==> flow/design.v <==
`default_nettype none
module DA_A (
        input  wire                                         clk,
        input  wire                                         reset_n,
        input  wire                                         enable_in,
        input  wire                                         CY,
        input  wire                                         AC,
        input  wire unsigned [7 : 0]                        ACC,
        output wire                                         c_flag,
        output wire unsigned [7 : 0]                        sum
);      
        logic   unsigned [8 : 0]                            sum_i;
        logic                                               enable_in_d1;
        always_ff @(posedge clk, negedge reset_n) begin
            if (!reset_n) begin
                enable_in_d1 <= 0;
            end else begin
                enable_in_d1 <= enable_in;
            end
        end
        always_ff @(posedge clk, negedge reset_n) begin
            if (!reset_n) begin
                sum_i <= 0;
            end else if (enable_in) begin
                if ((ACC[3:0] > 9) || (AC)) begin
                    sum_i <= ACC + 8'h6;
                end else begin
                    sum_i <= ACC;
                end
            end else if (enable_in_d1) begin    
                if ((sum_i [7 : 4] > 9) || (CY)) begin
                    sum_i [8 : 4] <= {1'b0, sum_i [7 : 4]} + 5'h6;
                end else begin
                    sum_i [8 : 4] <= {1'b0, sum_i [7 : 4]};
                end
            end
        end 
        assign sum = sum_i [7 : 0];
        assign c_flag = CY | sum_i [8];
endmodule : DA_A
`default_nettype wire
Step by step through the tools: DA_A
The steps from the RTL of DA_A to its reports follow in flow order.
Line numbers count from 1 in the design file above.
Library cell names are shortened.
{"block": "design", "design": "DA_A", "clk_port": "clk", "lib": "sky130hd", "pvt_corner": "tt_025C_1v80"}

Elaborated design
Counts by Yosys on the flattened word-level netlist (proc, flatten, opt, wreduce; memories kept). Register bits leave out memories and registers merged into their read ports (data or address). Print and check cells are left out. Cells with the same type and inputs are merged into one.
{"block": "bits", "inputBits": 13, "ff_bits": 10, "word_cells": 19, "output_inout_bits": 9}
{"block": "classes", "mux": 5, "logic": 1, "cmp": 2, "reduce_logical": 5, "add_sub_neg": 2}
{"block": "ops", "operator": "5-bit two-way mux", "count": 4}
{"block": "ops", "operator": "8-bit by 3-bit adder with 9-bit output with constant B", "count": 1}
{"block": "ops", "operator": "4-bit greater-than comparator with constant B", "count": 2}
{"block": "ops", "operator": "4-bit by 3-bit adder with 5-bit output with constant B", "count": 1}
{"block": "ops", "operator": "2-bit nonzero test", "count": 2}
{"block": "ops", "operator": "4-bit two-way mux", "count": 1}
{"block": "ops", "operator": "1-bit logical OR", "count": 2}
{"block": "ops", "operator": "2-bit AND reduction", "count": 1}
{"block": "ops", "operator": "1-bit OR", "count": 1}

Depth
Longest topological path by Yosys (ltp), each cell counted once; first at word level (registers and memories cut), then after technology mapping (sequential cells cut; the memories' decode and read muxes count).
{"block": "depth", "word_depth": 5, "ABC_AREA": 0, "depth_mapped": 5, "mapped_depth_nobuf": 5}

After synthesis
Yosys stat after the flow's synthesis: flattened, memories mapped to cells. It holds for the ABC_AREA given above (unset counts as 0); a run with the other value may have another netlist.
The area totals of this step are shown rounded.
{"block": "by_type", "cell_type": "dfrtp_1", "count": 10, "area_total_um2": 250.24}
{"block": "by_type", "cell_type": "buf_4", "count": 9, "area_total_um2": 67.565}
{"block": "by_type", "cell_type": "o21ai_0", "count": 7, "area_total_um2": 35.034}
{"block": "by_type", "cell_type": "inv_1", "count": 7, "area_total_um2": 26.275}
{"block": "by_type", "cell_type": "ha_1", "count": 2, "area_total_um2": 25.024}
{"block": "by_type", "cell_type": "a21o_1", "count": 2, "area_total_um2": 15.014}
{"block": "by_type", "cell_type": "a21oi_1", "count": 3, "area_total_um2": 15.014}
{"block": "by_type", "cell_type": "a31oi_1", "count": 2, "area_total_um2": 12.512}
{"block": "by_type", "cell_type": "mux2_2", "count": 1, "area_total_um2": 11.261}
{"block": "by_type", "cell_type": "nor2_1", "count": 3, "area_total_um2": 11.261}
{"block": "by_type", "cell_type": "a211o_2", "count": 1, "area_total_um2": 10.01}
{"block": "by_type", "cell_type": "mux2i_1", "count": 1, "area_total_um2": 10.01}
{"block": "by_type", "cell_type": "nor3_2", "count": 1, "area_total_um2": 10.01}
{"block": "by_type", "cell_type": "nor4bb_1", "count": 1, "area_total_um2": 10.01}
{"block": "by_type", "cell_type": "a2111oi_0", "count": 1, "area_total_um2": 8.758}
{"block": "by_type", "cell_type": "a211o_1", "count": 1, "area_total_um2": 8.758}
{"block": "by_type", "cell_type": "a221oi_1", "count": 1, "area_total_um2": 8.758}
{"block": "by_type", "cell_type": "a311oi_1", "count": 1, "area_total_um2": 8.758}
Other cell types: 21; their cells: 23.
{"block": "mapped", "flip_flops": 10, "seq_area_um2": 250, "buf_cells": 11, "cells": 77, "yosys_area_um2": 697}

Timing after synthesis
Path of least setup slack by OpenSTA after synthesis, without wires, with an ideal clock, recovery checks aside; 20% of the period is set as input and as output delay. Where synthesis merged equal registers, the netlist keeps one of their names.
{"block": "synth_path", "path_type": "input-to-reg", "from": "in ACC[1]", "to": "reg sum_i[7]", "input_delay_ns": 0.324, "path_buffers": 0, "arrival_time_ns": 1.301, "path_slack_ns": 0.220, "driving_pins": 5, "required_time_ns": 1.521, "launch_ns": 0.324, "delay_ns": 1.076, "clock_period_ns": 1.62, "setup_ns": 0.099, "synth_period_reached_ns": 1.4}
"delay_ns" is the arrival time less input delay plus setup time.
"driving_pins": output pins that drive a net of the path, with the launching flip-flop's if there is one; two outputs of one cell count as two.
"synth_period_reached_ns" is the clock period less the worst setup slack; recovery checks do not enter. This is arithmetic on one report: input and output delays are still those of the set period (20% each).
Between the ends stands the longest chain of elaborated cells between them, by number of cells; it is not shown to be the way that was timed. Of several equally long chains one is given.
A line is the first line of the expression or statement that the cell stems from. Yosys adds cells for indexed reads and writes and turns some case tables into memories.
At most two assigning lines are given for a register; there are more.
{"block": "synth_via", "cell_sequence": "inv_1 -> ha_1 -> nand3b_1 -> or3_1 -> a311oi_1", "elab_chain_cells": 4, "cone_cells": 5, "cone_lines": 3, "cone_classes": "add/sub: 1; compare: 1; mux: 2; reduce/logical: 1"}
{"block": "synth_rtl", "element": "start, declared", "line": 8, "rtl": "input  wire unsigned [7 : 0]                        ACC,"}
{"block": "synth_rtl", "element": "4-bit greater-than comparator", "line": 25, "rtl": "if ((ACC[3:0] > 9) || (AC)) begin"}
{"block": "synth_rtl", "element": "1-bit logical OR", "line": 25}
{"block": "synth_rtl", "element": "5-bit two-way mux", "line": 25}
{"block": "synth_rtl", "element": "5-bit two-way mux", "line": 24, "rtl": "end else if (enable_in) begin"}
{"block": "synth_rtl", "element": "end, assigned", "line": 26, "rtl": "sum_i <= ACC + 8'h6;"}
{"block": "synth_rtl", "element": "end, assigned", "line": 32, "rtl": "sum_i [8 : 4] <= {1'b0, sum_i [7 : 4]} + 5'h6;"}
{"block": "synth_rtl", "element": "end, declared", "line": 12, "rtl": "logic   unsigned [8 : 0]                            sum_i;"}

Path in the finished layout
From the final timing report of record 1: the path of least setup slack in the routed layout; clock arrival at registers is part of the times.
{"block": "layout_path", "path_type": "reg-to-reg", "from": "reg sum_i[6]", "to": "reg sum_i[7]", "path_slack_ns": -0.42, "setup_ns": 0.10, "required_time_ns": 1.12, "arrival_time_ns": 1.54, "path_buffers": 1, "launch_ns": 0.26, "clock_period_ns": 0.957, "driving_pins": 7}
Between the ends stands the longest chain of elaborated cells between them, by number of cells; it is not shown to be the way that was timed. Of several equally long chains one is given.
At most two assigning lines are given for a register; there are more.
{"block": "layout_via", "cell_sequence": "dfrtp_1 -> buf_6 -> inv_4 -> ha_4 -> nor4bb_4 -> a2111oi_4 -> a311oi_1", "elab_chain_cells": 5, "cone_cells": 8, "cone_lines": 4, "cone_classes": "add/sub: 1; compare: 1; mux: 3; reduce/logical: 3"}
{"block": "layout_rtl", "element": "start, declared", "line": 12, "rtl": "logic   unsigned [8 : 0]                            sum_i;"}
{"block": "layout_rtl", "element": "start, assigned", "line": 26, "rtl": "sum_i <= ACC + 8'h6;"}
{"block": "layout_rtl", "element": "start, assigned", "line": 32, "rtl": "sum_i [8 : 4] <= {1'b0, sum_i [7 : 4]} + 5'h6;"}
{"block": "layout_rtl", "element": "4-bit greater-than comparator", "line": 31, "rtl": "if ((sum_i [7 : 4] > 9) || (CY)) begin"}
{"block": "layout_rtl", "element": "1-bit logical OR", "line": 31}
{"block": "layout_rtl", "element": "5-bit two-way mux", "line": 31}
{"block": "layout_rtl", "element": "5-bit two-way mux", "line": 30, "rtl": "end else if (enable_in_d1) begin"}
{"block": "layout_rtl", "element": "5-bit two-way mux", "line": 24, "rtl": "end else if (enable_in) begin"}
{"block": "layout_rtl", "element": "end, assigned", "line": 26}
{"block": "layout_rtl", "element": "end, assigned", "line": 32}
{"block": "layout_rtl", "element": "end, declared", "line": 12}

Add stored flow runs of DA_A

Module DA_A, platform sky130hd: 2 stored runs of the flow (Yosys, OpenROAD) with differing settings, in no particular order. Input and output delays are each 20% of the period that was set; the output load is 0.01 pF.
By "period_reached_ns" is meant the clock period of the run minus its worst setup slack. This is arithmetic on one report: input and output delays are still those of the set period (20% each).
"final_power_mw": no workload was simulated; the value follows from the tool's default switching activity.
The measured numbers are rounded.

{"run": "record 1", "settings": { "period_ns": 0.957, "CORE_UTILIZATION": 20, "SETUP_SLACK_MARGIN": 0.23, "PLACE_DENSITY": 0.55, "CORE_MARGIN": 10, "CELL_PAD_IN_SITES_GLOBAL_PLACEMENT": 0, "GPL_ROUTABILITY_DRIVEN": 1, "CAP_MARGIN": 5, "MIN_ROUTING_LAYER": "met2", "SLEW_MARGIN": 20 }, "results": { "final_power_mw": 1.60, "layout_stdcell_area_um2": 1350, "tns_ns": -2.30, "period_reached_ns": 1.378, "die_um2": 6250, "worst_setup_slack_ns": -0.421, "post_synth_area_um2": 697 }}
{"run": "record 2", "settings": { "period_ns": 1.74, "CORE_UTILIZATION": 70, "SETUP_SLACK_MARGIN": -0.01, "CORE_ASPECT_RATIO": 0.89, "CORE_MARGIN": 7, "CELL_PAD_IN_SITES_GLOBAL_PLACEMENT": 1, "CELL_PAD_IN_SITES_DETAIL_PLACEMENT": 0, "GPL_TIMING_DRIVEN": 0, "CTS_CLUSTER_DIAMETER": 329, "CAP_MARGIN": 5, "MIN_ROUTING_LAYER": "met1", "SLEW_MARGIN": 20 }, "outcome": "incomplete, floorplanning halted on PDN-0185"}
